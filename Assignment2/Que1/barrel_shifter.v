==> flow/design.v <==
module mux (clk, reset, in0, in1, s, out);
input [7:0] in0, in1;
input clk, s, reset;
output [7:0]out;
reg [7:0]out1;
always @ (posedge clk)
begin
 if (reset)
  out1 <= 0;
 else
	begin
		if(s)
		out1<= in1;
		else
		out1 <= in0;
	end
end
assign out = out1;
endmodule
module barrel_shifter # (parameter N= 16)  (clk, reset, in, s, out);
input clk, reset;
input [$clog2(N)-1:0]s;
input [N*8-1:0]in;
output [N*8-1:0]out;
wire [8*N-1:0]stage[$clog2(N):0]; 
reg [$clog2(N)-1:0]s_stage[$clog2(N):0];
assign stage[0]= in;
genvar i;
integer k;
	generate 
   		for (i = 0; i < $clog2(N); i = i + 1) 
		begin
			mux_array # (N, i) m1 (clk, reset, stage[i], s_stage[i][i], stage[i+1]);
   		end 
	endgenerate	
assign out = stage[$clog2(N)];
		always @ (posedge clk)
			begin
			s_stage[0] = s;
			for (k = 0; k < $clog2(N); k = k + 1) 
			s_stage[k+1]<= s_stage[k];
			end
endmodule
module mux_array # (parameter N= 8, parameter level = 0)  (clk, reset, in, s, out);
input [N*8-1:0]in;
input clk, s, reset;
output [N*8-1:0]out;
genvar i;
	generate 
		for (i = 0; i < 8*N; i = i + 8) 
		begin
       		mux m1 (clk, reset, in[i+7:i], in[(((2**level)+(i/8))%N)*8+7:(((2**level)+(i/8))%N)*8],s, out[i+7:i]);
   		end
	endgenerate	
endmodule
* From RTL to reports: barrel_shifter
Tool output for the design above, in the order of the flow. Line numbers count from 1 in the design file above. Cell names lack the library's common part. The mark -- stands for no value.
Design: design top barrel_shifter, clock port clk, library sky130hd, timing corner tt_025C_1v80

* After elaboration
Yosys after proc, flatten, opt, wreduce and memory -nomap, before mapping. Enables and synchronous resets that opt folds into registers are not counted as muxes. Print and check cells are not counted. Equal cells are merged and count once.
Operators by class: multiplexer cells 64
Operator list (count):
- 8-bit 2-to-1 mux | 64
Bit counts: register bits 524, input bits 134, output and inout port bits 128, word-level cells 131

* Logic depth
Longest topological path by Yosys (ltp), each cell counted once; first at word level (registers and memories cut), then after technology mapping (sequential cells cut; the memories' decode and read muxes count).
Logic depth: word-level depth 1, ABC_AREA 0, gate-level depth with buffers 4, mapped depth without buffers 2

* Netlist
Source: synth_stat.txt of the flow (Yosys; design flattened, memories mapped). It holds for the ABC_AREA given above (unset counts as 0); a run with the other value may have another netlist.
Cells by type:
- dfxtp_1 | count 519, total area 1.04E+04 sq um
- mux2i_1 | count 512, total area 5.12E+03 sq um
- nor2_1 | count 512, total area 1.92E+03 sq um
- buf_12 | count 52, total area 1.04E+03 sq um
- buf_2 | count 54, total area 270.259 sq um
- buf_6 | count 4, total area 45.043 sq um
- clkbuf_1 | count 3, total area 11.261 sq um
Mapped netlist: cells in the netlist 1656, synthesis area 18804.3 sq um, sequential part of the area 10390.0 sq um, mapped flip-flops 519, buffers 113
The figures by module come from a second, unflattened synthesis with its own total; it is not the netlist above.
Second synthesis, totals: cells (unflattened synthesis) 1671, area (unflattened synthesis) 18397.6 sq um
Rows give one instance, submodules left out.
Modules:
- mux | times used 64, cells 26, area 285.3 sq um, seq. area 160.2 sq um
- barrel_shifter | times used 1, cells 7, area 140.1 sq um, seq. area 140.1 sq um
- mux_array | times used 1, cells 0, area 0.0 sq um, seq. area 0.0 sq um
- mux_array | times used 1, cells 0, area 0.0 sq um, seq. area 0.0 sq um
- mux_array | times used 1, cells 0, area 0.0 sq um, seq. area 0.0 sq um
- mux_array | times used 1, cells 0, area 0.0 sq um, seq. area 0.0 sq um

* Worst setup path after synthesis
OpenSTA on the mapped netlist: ideal clock, no wires. The path of least setup slack (recovery checks aside). Input and output delay are each 20% of the period. Register names are those of the netlist, which keeps one name where synthesis merged equal registers.
Path post-synthesis: path type reg-to-reg, from register (no name shown), to register genblk1[0].m1.genblk1[64].m1.out1[4], clock period 1.54 ns, library setup time 0.128 ns, time at the first pin 0.000 ns, arrival 0.906 ns, data required time 1.412 ns, setup slack 0.506 ns, path delay 1.034 ns, stages on the path 5, path buffers 2, synthesis period reached 1.034 ns
"path delay" is the arrival time less input delay plus setup time. "stages on the path" counts driving pins, that of a launching flip-flop among them; a cell with two outputs on the path counts twice. "synthesis period reached" is the clock period less the worst setup slack; recovery checks do not enter. This is arithmetic on one report: input and output delays are still those of the set period (20% each). Between the ends stands the longest chain of elaborated cells between them, by number of cells; it is not shown to be the way that was timed. Of several equally long chains one is given. A line is the first line of the expression or statement that the cell stems from. Yosys adds cells for indexed reads and writes and turns some case tables into memories. At most two assigning lines are given for a register; there are more.
On the way, post-synthesis: cell sequence dfxtp_1 buf_12 buf_12 mux2i_1 nor2_1, cells in the longest elaborated chain 1, elaborated cells on any way between the ends 1, source lines of those cells 1, classes of those cells mux (1)
RTL lines, path post-synthesis:
- 8-bit 2-to-1 mux | line 12 | if(s)
- end: assignment | line 13 | out1<= in1;
- end: assignment | line 15 | out1 <= in0;
- end: declaration | line 5 | reg [7:0]out1;

* Worst path after layout
Path of least setup slack in the final report of job 1 (OpenROAD, finished layout, wires in). Where an end is a register, its clock arrival counts in the times.
Path post-layout: path type reg-to-reg, from register s_stage[1][1], to register genblk1[1].m1.genblk1[64].m1.out1[0], clock period 0.819 ns, library setup time 0.13 ns, time at the first pin 0.58 ns, arrival 1.74 ns, data required time 1.26 ns, setup slack -0.48 ns, stages on the path 4, path buffers 1
Between the ends stands the longest chain of elaborated cells between them, by number of cells; it is not shown to be the way that was timed. Of several equally long chains one is given. At most two assigning lines are given for a register; there are more.
On the way, post-layout: cell sequence dfxtp_4 buf_12 mux2i_1 nor2_1, cells in the longest elaborated chain 1, elaborated cells on any way between the ends 1, source lines of those cells 1, classes of those cells mux (1)
RTL lines, path post-layout:
- start: declaration | line 26 | reg [$clog2(N)-1:0]s_stage[$clog2(N):0];
- 8-bit 2-to-1 mux | line 12 | if(s)
- end: assignment | line 13 | out1<= in1;
- end: assignment | line 15 | out1 <= in0;
- end: declaration | line 5 | reg [7:0]out1;

Data sheet: physical implementation of barrel_shifter

2 stored runs of barrel_shifter in the flow (synthesis by Yosys, layout by OpenROAD, sky130hd cells), in arbitrary order. Constraints: input delay and output delay 20% of the set period each, output load 0.01 pF.
"clock period reached" is the run's clock period less its worst setup slack. It is reckoned from that one timing run; input and output delays stay at 20% of the period that was set.
"worst setup path time" = time allowed to the worst setup path (clock period - input delay - output delay, where it has them) - its slack; a late launch clock adds to it, a late capture clock takes from it.
"power consumption": no workload was simulated; the value follows from the tool's default switching activity.

* Job 1 | settings: period_ns 0.819; CORE_UTILIZATION 45; PLACE_DENSITY 0.87; CORE_ASPECT_RATIO 0.81; GPL_TIMING_DRIVEN 1; GPL_ROUTABILITY_DRIVEN 1; CTS_CLUSTER_DIAMETER 166; CAP_MARGIN 30; SLEW_MARGIN 10; MIN_ROUTING_LAYER met1; CORE_MARGIN 2 | results: final worst hold slack 0.021 ns; worst setup path time 1.30 ns; critical path kind reg-to-reg; setup TNS -210.799 ns; netlist area reported by Yosys 18804.3 sq um; clock period reached 1.296 ns; area of the standard cells in the finished layout 25834.8 sq um; setup slack of the worst path -0.477 ns; utilization in the final report 0.625; area inside the die boundary 43446.7 sq um; power consumption 57603 uW
* Job 2 | settings: period_ns 1.43; CORE_UTILIZATION 41; SETUP_SLACK_MARGIN 0.29; PLACE_DENSITY_LB_ADDON 0.28; CORE_ASPECT_RATIO 0.97; ABC_AREA 1; CTS_CLUSTER_DIAMETER 103; MIN_ROUTING_LAYER met1; MAX_ROUTING_LAYER met5; CAP_MARGIN 20; CORE_MARGIN 2; SLEW_MARGIN 20 | results: utilization in the final report 0.545; final worst hold slack 0.119 ns; area of the standard cells in the finished layout 27551.4 sq um; setup TNS 0.000 ns; power consumption 34782 uW; area inside the die boundary 53241.7 sq um; clock period reached 1.356 ns; netlist area reported by Yosys 21079.0 sq um; setup slack of the worst path 0.074 ns; worst setup path time 1.07 ns; critical path kind reg-to-output
